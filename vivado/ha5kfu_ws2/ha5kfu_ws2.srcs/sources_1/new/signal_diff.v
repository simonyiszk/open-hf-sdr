==> flow/design.v <==
`timescale 1ns / 1ps
module signal_diff(
    input clk,
    input [7:0] s_axis_signal_tdata,
    input s_axis_signal_tvalid,
    output [7:0] signal_value,
    output [7:0] signal_diff
    );
    parameter DER_SIZE = 128;
    reg [DER_SIZE*8-1:0] signal_shr;
    always @ (posedge clk)
    begin
        if(s_axis_signal_tvalid)
        begin
            signal_shr <= {signal_shr[DER_SIZE*8-9:0], s_axis_signal_tdata};
        end
    end
    assign signal_value = signal_shr[7:0];
    assign signal_diff = signal_shr[7:0] - signal_shr[DER_SIZE*8-1:DER_SIZE*8-8];
endmodule
From RTL to reports: signal_diff

What the tools print for signal_diff, step after step.
Line numbers count from 1 in the design file above.
The mark - stands for no value.

Top: signal_diff
Clock input: clk
Library: sky130hd
Library corner: tt_025C_1v80

After elaboration

Yosys after proc, flatten, opt, wreduce and memory -nomap, before mapping. Enables and synchronous resets that opt folds into registers are not counted as muxes. Memory bits, and registers merged into a memory's read port (data or address), are not among the register bits. Print and check cells are not counted. Equal cells are merged and count once.

Flip-flop bits (word level): 1024
Input port bits: 10
Output and inout port bits: 16
Cells after elaboration: 2

$add $sub $neg: 1

Operator list:

| cell             | count |
| subtractor 8 bit | 1 |

Depth

Yosys ltp: most cells in a row. Word level: on the elaborated netlist, between registers, memories and ports. Mapped: between sequential cells and ports; inverters and the memories' decode and read muxes count.

Depth after elaboration: 1
ABC_AREA: 0
Depth in mapped cells: 8
Gate-level depth less buffers: 8

Netlist

The flow's flattened synthesis, as Yosys stat reports it; memories are mapped. The netlist is that of the ABC_AREA named above (0 if unset); the other value can give another one.
The area totals of this step are shown rounded.

Cells by type:

| type                      | count | total area (sq um) |
| sky130_fd_sc_hd__edfxtp_1 | 1024  | 3.07E+04 |
| sky130_fd_sc_hd__ha_1     | 7     | 87.584 |
| sky130_fd_sc_hd__buf_4    | 8     | 60.058 |
| sky130_fd_sc_hd__xnor2_1  | 5     | 43.792 |
| sky130_fd_sc_hd__inv_1    | 9     | 33.782 |
| sky130_fd_sc_hd__a21o_1   | 3     | 22.522 |
| sky130_fd_sc_hd__fa_1     | 1     | 20.019 |
| sky130_fd_sc_hd__a21oi_1  | 3     | 15.014 |
| sky130_fd_sc_hd__a31oi_1  | 2     | 12.512 |
| sky130_fd_sc_hd__nand2b_1 | 2     | 12.512 |
| sky130_fd_sc_hd__o211ai_2 | 1     | 12.512 |
| sky130_fd_sc_hd__a311o_1  | 1     | 10.01 |
| sky130_fd_sc_hd__a21o_2   | 1     | 8.758 |
| sky130_fd_sc_hd__a21oi_2  | 1     | 8.758 |
| sky130_fd_sc_hd__xor2_1   | 1     | 8.758 |
| sky130_fd_sc_hd__a211oi_1 | 1     | 7.507 |
| sky130_fd_sc_hd__nor2_1   | 2     | 7.507 |
| sky130_fd_sc_hd__o21bai_1 | 1     | 7.507 |

Other cell types: 2; their cells: 2.

Cell count: 1075
Synthesis area: 31100 sq um
Sequential part of the area: 30700 sq um
Flip-flops: 1024
Buffers: 8

Timing after synthesis

Source: OpenSTA report_checks on the synthesized netlist (no wires, ideal clock, input and output delay 20% of the period each), path of least setup slack; recovery checks are left aside. Register names are those of the netlist, which keeps one name where synthesis merged equal registers.

Path type: reg2out
Start point: register signal_shr[0]
End point: output port signal_diff[6]
Clock period: 2.11 ns
Output delay: 0.422 ns
Launch time at the first pin: 0.000 ns
Arrival time: 1.670 ns
Data required time: 1.688 ns
Slack: 0.018 ns
Path delay: 1.670 ns
Stages: 9
Buffers on the path: 0
Synthesis period reached: 2.092 ns

"path delay" = arrival - input delay + setup time.
A path that ends at an output port has no setup time.
"stages": output pins that drive a net of the path, with the launching flip-flop's if there is one; two outputs of one cell count as two.
"synthesis period reached" = period - worst setup slack (recovery checks aside). The figure is calculated, with input and output delays left at 20% of the set period.
The rows between start and end are the longest chain of elaborated cells between them; the timing report does not say that the signal goes this way. Where chains are equally long, one stands for them.
Each line given opens the expression or statement behind the cell; cells for indexed reads and writes are added by Yosys, which also makes memories of some case tables.

Cells stage by stage: sky130_fd_sc_hd__edfxtp_1 sky130_fd_sc_hd__inv_1 sky130_fd_sc_hd__ha_1 sky130_fd_sc_hd__inv_1 sky130_fd_sc_hd__fa_1 sky130_fd_sc_hd__a211oi_1 sky130_fd_sc_hd__o21bai_1 sky130_fd_sc_hd__a21oi_1 sky130_fd_sc_hd__xnor2_1
Length of the longest elaborated chain: 1
Elaborated cells on any way between the ends: 1
Source lines of those cells: 1
Those cells by class: add/sub (1)

RTL lines, path post-synthesis:

| what             | line | source |
| from (decl)      | 10   | `reg [DER_SIZE*8-1:0] signal_shr;` |
| from (assign)    | 15   | `signal_shr <= {signal_shr[DER_SIZE*8-9:0], s_axis_signal_tdata};` |
| subtractor 8 bit | 19   | `assign signal_diff = signal_shr[7:0] - signal_shr[DER_SIZE*8-1:DER_SIZE*8-8];` |
| to (decl)        | 7    | `output [7:0] signal_diff` |

Path in the finished layout

From the final timing report of job 1: the path of least setup slack in the routed layout; clock arrival at registers is part of the times.

Path type: reg2out
Start point: register signal_shr[0]
End point: output port signal_diff[4]
Clock period: 2.26 ns
Output delay: 0.45 ns
Launch time at the first pin: 0.63 ns
Arrival time: 2.45 ns
Data required time: 1.81 ns
Slack: -0.65 ns
Stages: 10
Buffers on the path: 2

The rows between start and end are the longest chain of elaborated cells between them; the timing report does not say that the signal goes this way. Where chains are equally long, one stands for them.

Cells stage by stage: sky130_fd_sc_hd__edfxtp_1 sky130_fd_sc_hd__inv_2 sky130_fd_sc_hd__ha_4 sky130_fd_sc_hd__inv_2 sky130_fd_sc_hd__fa_2 sky130_fd_sc_hd__buf_4 sky130_fd_sc_hd__a21o_4 sky130_fd_sc_hd__a21oi_4 sky130_fd_sc_hd__xnor2_2 sky130_fd_sc_hd__buf_2
Length of the longest elaborated chain: 1
Elaborated cells on any way between the ends: 1
Source lines of those cells: 1
Those cells by class: add/sub (1)

RTL lines, path post-layout:

| what             | line | source |
| from (decl)      | 10   | `reg [DER_SIZE*8-1:0] signal_shr;` |
| from (assign)    | 15   | `signal_shr <= {signal_shr[DER_SIZE*8-9:0], s_axis_signal_tdata};` |
| subtractor 8 bit | 19   | `assign signal_diff = signal_shr[7:0] - signal_shr[DER_SIZE*8-1:DER_SIZE*8-8];` |
| to (decl)        | 7    | `output [7:0] signal_diff` |

Hand-over note for signal_diff

Stored flow runs of signal_diff (2 of them; Yosys, OpenROAD, sky130hd). They differ in their settings and are not a sequence. Constraints: input delay and output delay 20% of the set period each, output load 0.01 pF.
By "clock period reached" is meant the clock period of the run minus its worst setup slack. This is arithmetic on one report: input and output delays are still those of the set period (20% each).
By "worst setup path time" is meant the share of the clock period that the worst setup path is allowed (20% is reserved at inputs, 20% at outputs), minus its slack. Clock arrival times at its registers enter into it.
"total power of the final layout" rests on the timing tool's default activity at the inputs, not on a simulated workload.
Values from the reports are rounded here.

## Job 1

==> flow/run.sh <==
#!/bin/bash
# the make line also repeats the synthesis and layout settings of config.mk as NAME=value (left out here)
make -C /OpenROAD-flow-scripts/flow DESIGN_CONFIG=/design/flow/config.mk WORK_HOME=/design/flow/orfs CLKGATE_MAP_FILE= finish
==> flow/config.mk <==
export PLATFORM = sky130hd
export DESIGN_NAME = signal_diff
export DESIGN_NICKNAME = signal_diff
export VERILOG_FILES = /design/flow/design.v
export SDC_FILE = /design/flow/constraint.sdc
export NUM_CORES = 4
export LEC_CHECK = 0
export CAP_MARGIN = 20
export CELL_PAD_IN_SITES_DETAIL_PLACEMENT = 1
export CORE_MARGIN = 2
export CORE_UTILIZATION = 35
export GPL_TIMING_DRIVEN = 1
export MAX_ROUTING_LAYER = met5
export PLACE_DENSITY = 0.64
export SETUP_SLACK_MARGIN = 0.28
export SLEW_MARGIN = 30
==> flow/constraint.sdc <==
create_clock -name core_clock -period 2.26 [get_ports {clk}]
set_input_delay 0.4520 -clock core_clock [delete_from_list [all_inputs] [get_ports {clk}]]
set_output_delay 0.4520 -clock core_clock [all_outputs]
set_load 0.01 [all_outputs]

| result of job 1 | value |
|---|---|
| Yosys chip area after synthesis | 31100 sq um |
| area of the die | 91400 sq um |
| standard-cell area after routing | 36800 sq um |
| utilization of the finished layout | 0.417 |
| lowest setup slack | -0.646 ns |
| total negative slack | -3.58 ns |
| post-route worst hold slack | 0.184 ns |
| total power of the final layout | 38800 uW |
| clock period reached | 2.906 ns |
| worst setup path time | 2.45 ns |
| class of the worst setup path | reg2out |

## Job 2

==> flow/run.sh <==
#!/bin/bash
# the make line also repeats the synthesis and layout settings of config.mk as NAME=value (left out here)
make -C /OpenROAD-flow-scripts/flow DESIGN_CONFIG=/design/flow/config.mk WORK_HOME=/design/flow/orfs CLKGATE_MAP_FILE= finish
==> flow/config.mk <==
export PLATFORM = sky130hd
export DESIGN_NAME = signal_diff
export DESIGN_NICKNAME = signal_diff
export VERILOG_FILES = /design/flow/design.v
export SDC_FILE = /design/flow/constraint.sdc
export NUM_CORES = 4
export LEC_CHECK = 0
export CAP_MARGIN = 20
export CORE_MARGIN = 2
export CORE_UTILIZATION = 40
export SLEW_MARGIN = 20
==> flow/constraint.sdc <==
create_clock -name core_clock -period 2.46 [get_ports {clk}]
set_input_delay 0.4920 -clock core_clock [delete_from_list [all_inputs] [get_ports {clk}]]
set_output_delay 0.4920 -clock core_clock [all_outputs]
set_load 0.01 [all_outputs]

| result of job 2 | value |
|---|---|
| Yosys chip area after synthesis | 31100 sq um |
| area of the die | 80100 sq um |
| standard-cell area after routing | 36500 sq um |
| utilization of the finished layout | 0.472 |
| lowest setup slack | -0.430 ns |
| total negative slack | -1.58 ns |
| post-route worst hold slack | 0.293 ns |
| total power of the final layout | 36000 uW |
| clock period reached | 2.890 ns |
| worst setup path time | 2.40 ns |
| class of the worst setup path | reg2out |

End of note.
