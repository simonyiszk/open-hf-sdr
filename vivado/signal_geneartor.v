==> flow/design.v <==
`timescale 1ns / 1ps
module signal_geneartor(
    input clk,
    output [31:0] m_axis_signal_tdata,
    output m_axis_signal_tvalid,
    output [15:0] signal_out
    );
    reg[17:0] counter=16'b0;
    reg dir=1'b0;
    always @ (posedge clk)
    begin
        if(counter==16'b1111111111111111)
        begin
            dir <= 1;
            counter <= counter - 1;
        end
        else if(counter==16'b0)
        begin
            dir <= 0;
            counter <= counter + 1;
        end
        else if(dir==1'b1)
            counter <= counter - 1;
        else
            counter <= counter + 1;
    end
    wire[19:0] signal;
    assign signal = {counter, 2'b0};
    assign m_axis_signal_tdata = { 14'b0, signal };
    assign m_axis_signal_tvalid = 1'b1;
    assign signal_out = signal[19:4];
endmodule
* Step by step through the tools: signal_geneartor
Tool output for the design above, in the order of the flow.
Lines are those of the file above, counted from 1.
Cell names lack the library's common part.
A cell with n/a has no value.
- Top :: signal_geneartor
- Clock :: clk
- Library :: sky130hd
- Corner :: tt_025C_1v80

* Elaborated design
Source: Yosys, flattened and elaborated, memories not mapped. Widths are those after wreduce; folded enables and synchronous resets count as part of the registers. Registers that Yosys merges into a memory's read port (data or address) are not register bits. Print and check cells do not count. Equal cells are merged and count once.
- Word-level cells :: 9
- Flip-flop bits (word level) :: 19
- Output and inout port bits :: 49
- Reductions and logical operators :: 1
- Muxes and demuxes :: 3
- Eq/ne operators :: 1
- Add/subtract/negate cells :: 2
** Operators with widths (number)
- two-way mux 18 bit :: 3
- adder 18 x 1 -> 18 bit (second input constant) :: 1
- subtractor 18 x 1 -> 18 bit (second input constant) :: 1
- equality test 18 x 16 -> 1 bit (second input constant) :: 1
- zero test 18 bit :: 1

* Logic depth
Yosys ltp: most cells in a row. Word level: on the elaborated netlist, between registers, memories and ports. Mapped: between sequential cells and ports; inverters and the memories' decode and read muxes count.
- Depth after elaboration :: 4
- ABC_AREA :: 0
- Mapped depth :: 8

* Synthesis result
Source: synth_stat.txt of the flow (Yosys; design flattened, memories mapped). It holds for the ABC_AREA given above (unset counts as 0); a run with the other value may have another netlist.
Totals and module areas in this step are rounded.
** Cell types
- dfxtp_1 :: number 19, area in all 380.365 um2
- buf_4 :: number 31, area in all 232.723 um2
- or4_1 :: number 11, area in all 82.579 um2
- nand3_1 :: number 15, area in all 75.072 um2
- o22ai_1 :: number 9, area in all 56.304 um2
- nand4_1 :: number 8, area in all 50.048 um2
- nand2_1 :: number 13, area in all 48.797 um2
- buf_2 :: number 9, area in all 45.043 um2
- nor3_1 :: number 9, area in all 45.043 um2
- nor2_1 :: number 11, area in all 41.29 um2
- o211ai_1 :: number 5, area in all 37.536 um2
- o21a_1 :: number 4, area in all 30.029 um2
- o21ai_0 :: number 6, area in all 30.029 um2
- clkbuf_1 :: number 7, area in all 26.275 um2
- xnor2_1 :: number 3, area in all 26.275 um2
- xor2_1 :: number 3, area in all 26.275 um2
- ha_1 :: number 2, area in all 25.024 um2
- nor4_2 :: number 2, area in all 25.024 um2
Other cell types: 25; their cells: 45.
- Buffer cells :: 47
- Sequential part of the area :: 380 um2
- Cell area after synthesis :: 1600 um2
- Cells in the netlist :: 212
- Flip-flops :: 19

* Timing after synthesis
OpenSTA on the mapped netlist: ideal clock, no wires. The path of least setup slack (recovery checks aside). Input and output delay are each 20% of the period. Register names are those of the netlist, which keeps one name where synthesis merged equal registers.
- Kind :: flip-flop to flip-flop
- Start :: reg counter[0]
- End :: reg counter[15]
- Setup slack :: 0.370 ns
- Period :: 2.73 ns
- Arrival time :: 2.235 ns
- Path delay :: 2.360 ns
- Driving pins on the path :: 8
- Synthesis period reached :: 2.36 ns
"path delay" = arrival - input delay + setup time.
"driving pins on the path" counts driving pins, that of a launching flip-flop among them; a cell with two outputs on the path counts twice.
"synthesis period reached" = period - worst setup slack (recovery checks aside). The figure is calculated, with input and output delays left at 20% of the set period.
Between the ends stands the longest chain of elaborated cells between them, by number of cells; it is not shown to be the way that was timed. Of several equally long chains one is given.
A line is the first line of the expression or statement that the cell stems from. Yosys adds cells for indexed reads and writes and turns some case tables into memories.
A register here has more assigning lines than the two given.
- Cell sequence :: dfxtp_1 -> ha_1 -> nand2_1 -> or4_4 -> or4_1 -> buf_2 -> a31o_1 -> xor2_1
- Length of the longest elaborated chain :: 4
- Elaborated cells on any way between the ends :: 7
- Those cells by class :: 2 x add/sub; 1 x eq/ne; 3 x mux; 1 x reduce/logical
** RTL lines, path post-synthesis
- start, declared :: RTL line 8 : reg[17:0] counter=16'b0;
- start, assigned :: RTL line 15 : counter <= counter - 1;
- start, assigned :: RTL line 20 : counter <= counter + 1;
- adder 18 x 1 -> 18 bit :: RTL line 25 : counter <= counter + 1;
- two-way mux 18 bit :: RTL line 22 : else if(dir==1'b1)
- two-way mux 18 bit :: RTL line 17 : else if(counter==16'b0)
- two-way mux 18 bit :: RTL line 12 : if(counter==16'b1111111111111111)
- end, assigned :: RTL line 15
- end, assigned :: RTL line 20
- end, declared :: RTL line 8

* Timing after layout
From the final timing report of stored run 1: the path of least setup slack in the routed layout; clock arrival at registers is part of the times.
- Kind :: flip-flop to flip-flop
- Start :: reg counter[5]
- End :: reg counter[14]
- Driving pins on the path :: 6
- Arrival time :: 2.24 ns
- Period :: 1.48 ns
- Setup slack :: -0.56 ns
Between the ends stands the longest chain of elaborated cells between them, by number of cells; it is not shown to be the way that was timed. Of several equally long chains one is given.
A register here has more assigning lines than the two given.
- Cell sequence :: dfxtp_4 -> nand4_4 -> or4_4 -> or4_4 -> a31oi_1 -> xnor2_1
- Length of the longest elaborated chain :: 4
- Elaborated cells on any way between the ends :: 7
- Those cells by class :: 2 x add/sub; 1 x eq/ne; 3 x mux; 1 x reduce/logical
** RTL lines, path post-layout
- start, declared :: RTL line 8 : reg[17:0] counter=16'b0;
- start, assigned :: RTL line 15 : counter <= counter - 1;
- start, assigned :: RTL line 20 : counter <= counter + 1;
- adder 18 x 1 -> 18 bit :: RTL line 25 : counter <= counter + 1;
- two-way mux 18 bit :: RTL line 22 : else if(dir==1'b1)
- two-way mux 18 bit :: RTL line 17 : else if(counter==16'b0)
- two-way mux 18 bit :: RTL line 12 : if(counter==16'b1111111111111111)
- end, assigned :: RTL line 15
- end, assigned :: RTL line 20
- end, declared :: RTL line 8

==> results <==
Measured results for signal_geneartor: 2 stored runs of the Yosys and OpenROAD flow on sky130hd. The settings differ; the order carries no meaning. The constraints put input and output delay at 20% of the set period each and load the outputs with 0.01 pF.
"period reached": clock period set for the run, less the worst setup slack. It is reckoned from that one timing run; input and output delays stay at 20% of the period that was set.
"time used up by the worst setup path" means the part of the period allowed to the worst setup path (the constraints hold back 20% at inputs and 20% at outputs) less its slack; where the path has registers, the arrival times of their clocks count too.
The results are shown rounded.

** Stored run 1
- Settings :: period_ns=1.48; CAP_MARGIN=20; CORE_MARGIN=2; CORE_UTILIZATION=40; SLEW_MARGIN=20
- Area of the synthesized netlist :: 1600 um2
- Total die area :: 4530 um2
- Utilization of the finished layout :: 64.8 %
- Worst slack on setup checks :: -0.562 ns
- Period reached :: 2.042 ns
- Time used up by the worst setup path :: 2.04 ns
- Critical path type :: flip-flop to flip-flop

** Stored run 2
- Settings :: period_ns=3.36; CORE_UTILIZATION=71; SETUP_SLACK_MARGIN=0.01; PLACE_DENSITY_LB_ADDON=0.3; CORE_ASPECT_RATIO=0.7; CELL_PAD_IN_SITES_GLOBAL_PLACEMENT=0; TNS_END_PERCENT=95; CTS_CLUSTER_DIAMETER=238; CAP_MARGIN=5; CORE_MARGIN=2; SLEW_MARGIN=20
- Area of the synthesized netlist :: 1600 um2
- Total die area :: 2660 um2
- Utilization of the finished layout :: 83.2 %
- Worst slack on setup checks :: 0.552 ns
- Period reached :: 2.808 ns
- Time used up by the worst setup path :: 2.81 ns
- Critical path type :: flip-flop to flip-flop
